==> flow/design.v <==
`timescale 1ns / 1ps
module traffic_signal(clk,reset,count,signal_M1,signal_M2,signal_M3,signal_M4,signal_L1,signal_L2,signal_L3,signal_L4,signal_pedestrian);
input clk,reset;
output [4:0]count;
output reg [2:0]signal_M1;    
output reg [2:0]signal_M2;    
output reg [2:0]signal_M3;    
output reg [2:0]signal_M4;    
output reg [2:0]signal_L1;    
output reg [2:0]signal_L2;    
output reg [2:0]signal_L3;    
output reg [2:0]signal_L4;    
output reg signal_pedestrian; 
parameter S1 = 3'd0,S2 =3'd1,S3 = 3'd2,S4 =3'd3,S5 =3'd4,S6 =3'd5,S7 =3'd6,S8=3'd7;
reg [4:0]count;
parameter t1=15,t2=10,t3=5;
reg [2:0]p_state;
always @(posedge clk or posedge reset)
begin
if(reset==1)
begin p_state <= S1; end
else
case(p_state)
S1 :if(count<t1)
     begin 
     p_state <= S1;
     count <=count+1;
     end
     else
     begin
      p_state <= S2;
     count <=0;
     end
S2 :if(count<t2)
     begin 
     p_state <= S2;
     count <=count+1;
     end
     else
     begin
      p_state <= S3;
     count <=0;
     end
S3 :if(count<t2)
     begin 
     p_state <= S3;
     count <=count+1;
     end
     else
     begin
      p_state <= S4;
     count <=0;
     end
S4 :if(count<t1)
     begin 
     p_state <= S4;
     count <=count+1;
     end
     else
     begin
      p_state <= S5;
     count <=0;
     end
S5 :if(count<t2)
     begin 
     p_state <= S5;
     count <=count+1;
     end
     else
     begin
      p_state <= S6;
     count <=0;
     end
S6 :if(count<t2)
     begin 
     p_state <= S6;
     count <=count+1;
     end
     else
     begin
      p_state <= S7;
     count <=0;
     end     
S7 :if(count<t3)
     begin 
     p_state <= S7;
     count <=count+1;
     end
     else
     begin
      p_state <= S1;
     count <=0;
     end
  default : begin p_state = S1;  count =0; end
 endcase
 end
 always @(p_state)
 begin
 case (p_state)
 S1: begin
     signal_M1= 3'b001;
     signal_M2= 3'b100;
     signal_M3= 3'b100;
     signal_M4= 3'b100;
     signal_L1= 3'b001;
     signal_L2= 3'b100;
     signal_L3= 3'b100;
     signal_L4= 3'b100;
     signal_pedestrian= 3'b100;
     end
 S2: begin
     signal_M1= 3'b010;
     signal_M2= 3'b001;
     signal_M3= 3'b100;
     signal_M4= 3'b100;
     signal_L1= 3'b100;
     signal_L2= 3'b100;
     signal_L3= 3'b100;
     signal_L4= 3'b100;
     signal_pedestrian= 3'b100;
     end
   S3: begin
     signal_M1= 3'b100;
     signal_M2= 3'b010;
     signal_M3= 3'b100;
     signal_M4= 3'b100;
     signal_L1= 3'b100;
     signal_L2= 3'b001;
     signal_L3= 3'b100;
     signal_L4= 3'b100;
     signal_pedestrian= 3'b100;
     end
  S4: begin
     signal_M1= 3'b100;
     signal_M2= 3'b100;
     signal_M3= 3'b001;
     signal_M4= 3'b100;
     signal_L1= 3'b100;
     signal_L2= 3'b100;
     signal_L3= 3'b100;
     signal_L4= 3'b001;
     signal_pedestrian= 3'b100;
     end
    S5: begin
     signal_M1= 3'b100;
     signal_M2= 3'b100;
     signal_M3= 3'b010;
     signal_M4= 3'b001;
     signal_L1= 3'b100;
     signal_L2= 3'b100;
     signal_L3= 3'b100;
     signal_L4= 3'b100;
     signal_pedestrian= 3'b100;
     end 
    S6: begin
     signal_M1= 3'b100;
     signal_M2= 3'b100;
     signal_M3= 3'b100;
     signal_M4= 3'b010;
     signal_L1= 3'b001;
     signal_L2= 3'b100;
     signal_L3= 3'b001;
     signal_L4= 3'b100;
     signal_pedestrian= 3'b100;
     end 
    S7: begin
     signal_M1= 3'b100;
     signal_M2= 3'b100;
     signal_M3= 3'b100;
     signal_M4= 3'b100;
     signal_L1= 3'b100;
     signal_L2= 3'b100;
     signal_L3= 3'b100;
     signal_L4= 3'b100;
     signal_pedestrian= 3'b001;
     end       
    default : begin
         signal_M1= 3'b000;
         signal_M2= 3'b000;
         signal_M3= 3'b000;
         signal_M4= 3'b000;
         signal_L1= 3'b000;
         signal_L2= 3'b000;
         signal_L3= 3'b000;
         signal_L4= 3'b000;
     signal_pedestrian= 3'b000; 
    end 
 endcase
 end
endmodule
== Tool chain data of traffic_signal ==
The steps from the RTL of traffic_signal to its reports follow in flow order.
Line numbers count from 1 in the design file above.
Cell names lack the library's common part.
A cell with n/a has no value.
Design
  top module: traffic_signal
  clock port: clk
  cell library: sky130hd
  timing corner: tt_025C_1v80

== Word-level counts ==
Source: Yosys, flattened and elaborated, memories not mapped. Widths are those after wreduce; folded enables and synchronous resets count as part of the registers. Registers that Yosys merges into a memory's read port (data or address) are not register bits. Print and check cells do not count.
Operators by class
  multiplexer cells: 21
  multiply operators: 0
  add/sub/neg operators: 1
  shift operators: 0
  order comparisons: 3
  div/mod/pow operators: 0
  equal/unequal tests: 6
  reduce/logical cells: 12
  bitwise gates (word level): 0
Operators with widths (number)
  3-bit parallel mux with 3-bit select: 4
  5-bit OR reduction: 5
  3-bit parallel mux with 2-bit select: 4
  3-bit parallel mux with 7-bit select: 1
  6-bit OR reduction: 3
  5-bit parallel mux with 3-bit select: 1
  5-bit 2-to-1 mux: 3
  5-bit by 4-bit < comparator with 1-bit output with constant B: 2
  3-bit equality test with constant B: 3
  3-bit by 2-bit equality test with 1-bit output with constant B: 2
  3-bit 2-to-1 mux: 2
  5-bit by 1-bit adder with 5-bit output with constant B: 1
  5-bit by 3-bit < comparator with 1-bit output with constant B: 1
  2-bit OR reduction: 2
  4-bit OR reduction: 1
  2-bit 2-to-1 mux: 2
  1-bit 2-to-1 mux: 4
  3-bit by 1-bit equality test with 1-bit output with constant B: 1
  3-bit logical NOT: 1
Bit counts
  output and inout bits: 30
  register bits after elaboration: 8
  memories kept: 0
  cells after elaboration: 45
  word width x clocked read ports: 0
  RAM bits: 0
  input bits: 2
  memory bits (read-only): 0
  bits in latches: 0

== Longest topological paths ==
Longest topological path by Yosys (ltp), each cell counted once; first at word level (registers and memories cut), then after technology mapping (sequential cells cut; the memories' decode and read muxes count).
Depth
  depth in word-level cells: 3
  ABC_AREA: 0
  depth in mapped cells: 4
  depth with buffers taken out: 4

== After synthesis ==
Source: synth_stat.txt of the flow (Yosys; design flattened, memories mapped). It holds for the ABC_AREA given above (unset counts as 0); a run with the other value may have another netlist.
Mapped netlist
  sequential part of the area: 326.6 sq um
  flip-flops: 12
  synthesis area: 730.7 sq um
  buffer cells: 17
  mapped cells: 75
Cells by type
  dfrtp_1: number 6, total area 150.144 sq um
  edfxtp_1: number 5, total area 150.144 sq um
  clkbuf_1: number 11, total area 41.29 sq um
  or3_1: number 5, total area 31.28 sq um
  buf_4: number 4, total area 30.029 sq um
  a22o_1: number 3, total area 26.275 sq um
  dfstp_2: number 1, total area 26.275 sq um
  mux2_2: number 2, total area 22.522 sq um
  o32a_4: number 1, total area 22.522 sq um
  a21oi_1: number 4, total area 20.019 sq um
  nand2_1: number 5, total area 18.768 sq um
  xor2_1: number 2, total area 17.517 sq um
  nand3_1: number 3, total area 15.014 sq um
  o21a_4: number 1, total area 15.014 sq um
  o21ai_0: number 3, total area 15.014 sq um
  ha_1: number 1, total area 12.512 sq um
  or2_2: number 2, total area 12.512 sq um
  a41o_2: number 1, total area 11.261 sq um
Other cell types: 13; their cells: 15.

== Timing after synthesis ==
OpenSTA on the mapped netlist: ideal clock, no wires. The path of least setup slack (recovery checks aside). Input and output delay are each 20% of the period. Register names are those of the netlist, which keeps one name where synthesis merged equal registers.
Timing path after synthesis
  path kind: register to output
  start: register (name not given)
  end: output port signal_L4[2]
  path slack: 0.549 ns
  stages: 3
  data arrival time: 1.235 ns
  output delay: 0.446 ns
  time at the first pin: 0.000 ns
  path buffers: 0
  clock period: 2.23 ns
  required time: 1.784 ns
  path delay: 1.235 ns
  synthesis period reached: 1.681 ns
"path delay" = arrival - input delay + setup time.
At an output port there is no setup time.
"stages" counts driving pins, that of a launching flip-flop among them; a cell with two outputs on the path counts twice.
"synthesis period reached" = period - worst setup slack (recovery checks aside). The figure is calculated, with input and output delays left at 20% of the set period.
On the way, after synthesis
  path through: dfrtp_1 > or3_1 > or4_1
Ends and longest elaborated chain, after synthesis
  to (decl): line 12  | output reg [2:0]signal_L4;
Chain of elaborated cells between the ends: none given.

== Path in the finished layout ==
Path of least setup slack in the final report of job 1 (OpenROAD, finished layout, wires in). Where an end is a register, its clock arrival counts in the times.
Timing path post-layout
  path kind: register to output
  start: register (name not given)
  end: output port signal_L4[2]
  path buffers: 1
  clock period: 2.5 ns
  path slack: 0.01 ns
  time at the first pin: 0.24 ns
  required time: 2.00 ns
  data arrival time: 1.99 ns
  output delay: 0.50 ns
  stages: 4
On the way, post-layout
  path through: dfrtp_1 > or3_1 > or4_1 > clkdlybuf4s50_1
Ends and longest elaborated chain, post-layout
  to (decl): line 12  | output reg [2:0]signal_L4;
Chain of elaborated cells between the ends: none given.

Stored flow runs of traffic_signal (2 of them; Yosys, OpenROAD, sky130hd). They differ in their settings and are not a sequence. Constraints: input delay and output delay 20% of the set period each, output load 0.01 pF.
"achieved clock period (ns)" = clock period - worst setup slack. The figure is calculated, with input and output delays left at 20% of the set period.
By "worst setup path time (ns)" is meant the share of the clock period that the worst setup path is allowed (20% is reserved at inputs, 20% at outputs), minus its slack. Clock arrival times at its registers enter into it.
"finish__power__total": no workload was simulated; the value follows from the tool's default switching activity.

Flow files of job 1
==> flow/run.sh <==
#!/bin/bash
# the make line also repeats the synthesis and layout settings of config.mk as NAME=value (left out here)
make -C /OpenROAD-flow-scripts/flow DESIGN_CONFIG=/design/flow/config.mk WORK_HOME=/design/flow/orfs CLKGATE_MAP_FILE= finish
==> flow/config.mk <==
export PLATFORM = sky130hd
export DESIGN_NAME = traffic_signal
export DESIGN_NICKNAME = traffic_signal
export VERILOG_FILES = /design/flow/design.v
export SDC_FILE = /design/flow/constraint.sdc
export NUM_CORES = 4
export LEC_CHECK = 0
export CAP_MARGIN = 35
export CORE_ASPECT_RATIO = 0.52
export CORE_MARGIN = 2
export CORE_UTILIZATION = 19
export CTS_CLUSTER_DIAMETER = 141
export CTS_CLUSTER_SIZE = 15
export HOLD_SLACK_MARGIN = 0.01
export MIN_ROUTING_LAYER = met2
export PLACE_DENSITY_LB_ADDON = 0.25
export SETUP_SLACK_MARGIN = -0.23
export SLEW_MARGIN = 20
export TNS_END_PERCENT = 15
==> flow/constraint.sdc <==
create_clock -name core_clock -period 2.5 [get_ports {clk}]
set_input_delay 0.5000 -clock core_clock [delete_from_list [all_inputs] [get_ports {clk}]]
set_output_delay 0.5000 -clock core_clock [all_outputs]
set_load 0.01 [all_outputs]

report of job 1
yosys chip area after synthesis (um^2): 730.7
finish__design__die__area: 4384.8
finish__design__instance__area__stdcell: 1059.8
finish__design__instance__utilization: 0.2846
finish__timing__setup__ws: 0.008
finish__timing__setup__tns: 0.000
finish__timing__hold__ws: 0.573
finish__power__total: 4.220e-04
achieved clock period (ns): 2.492
worst setup path time (ns): 1.99
worst setup path kind: register to output

Flow files of job 2
==> flow/run.sh <==
#!/bin/bash
# the make line also repeats the synthesis and layout settings of config.mk as NAME=value (left out here)
make -C /OpenROAD-flow-scripts/flow DESIGN_CONFIG=/design/flow/config.mk WORK_HOME=/design/flow/orfs CLKGATE_MAP_FILE= finish
==> flow/config.mk <==
export PLATFORM = sky130hd
export DESIGN_NAME = traffic_signal
export DESIGN_NICKNAME = traffic_signal
export VERILOG_FILES = /design/flow/design.v
export SDC_FILE = /design/flow/constraint.sdc
export NUM_CORES = 4
export LEC_CHECK = 0
export CAP_MARGIN = 20
export CORE_ASPECT_RATIO = 0.7
export CORE_MARGIN = 2
export CORE_UTILIZATION = 19
export CTS_CLUSTER_DIAMETER = 359
export CTS_CLUSTER_SIZE = 94
export GPL_ROUTABILITY_DRIVEN = 0
export MAX_ROUTING_LAYER = met4
export SETUP_SLACK_MARGIN = 0.41
export SLEW_MARGIN = 20
==> flow/constraint.sdc <==
create_clock -name core_clock -period 2.11 [get_ports {clk}]
set_input_delay 0.4220 -clock core_clock [delete_from_list [all_inputs] [get_ports {clk}]]
set_output_delay 0.4220 -clock core_clock [all_outputs]
set_load 0.01 [all_outputs]

report of job 2
yosys chip area after synthesis (um^2): 730.7
finish__design__die__area: 4365.7
finish__design__instance__area__stdcell: 1176.1
finish__design__instance__utilization: 0.3264
finish__timing__setup__ws: 0.110
finish__timing__setup__tns: 0.000
finish__timing__hold__ws: 0.485
finish__power__total: 5.026e-04
achieved clock period (ns): 2.000
worst setup path time (ns): 1.58
worst setup path kind: register to output
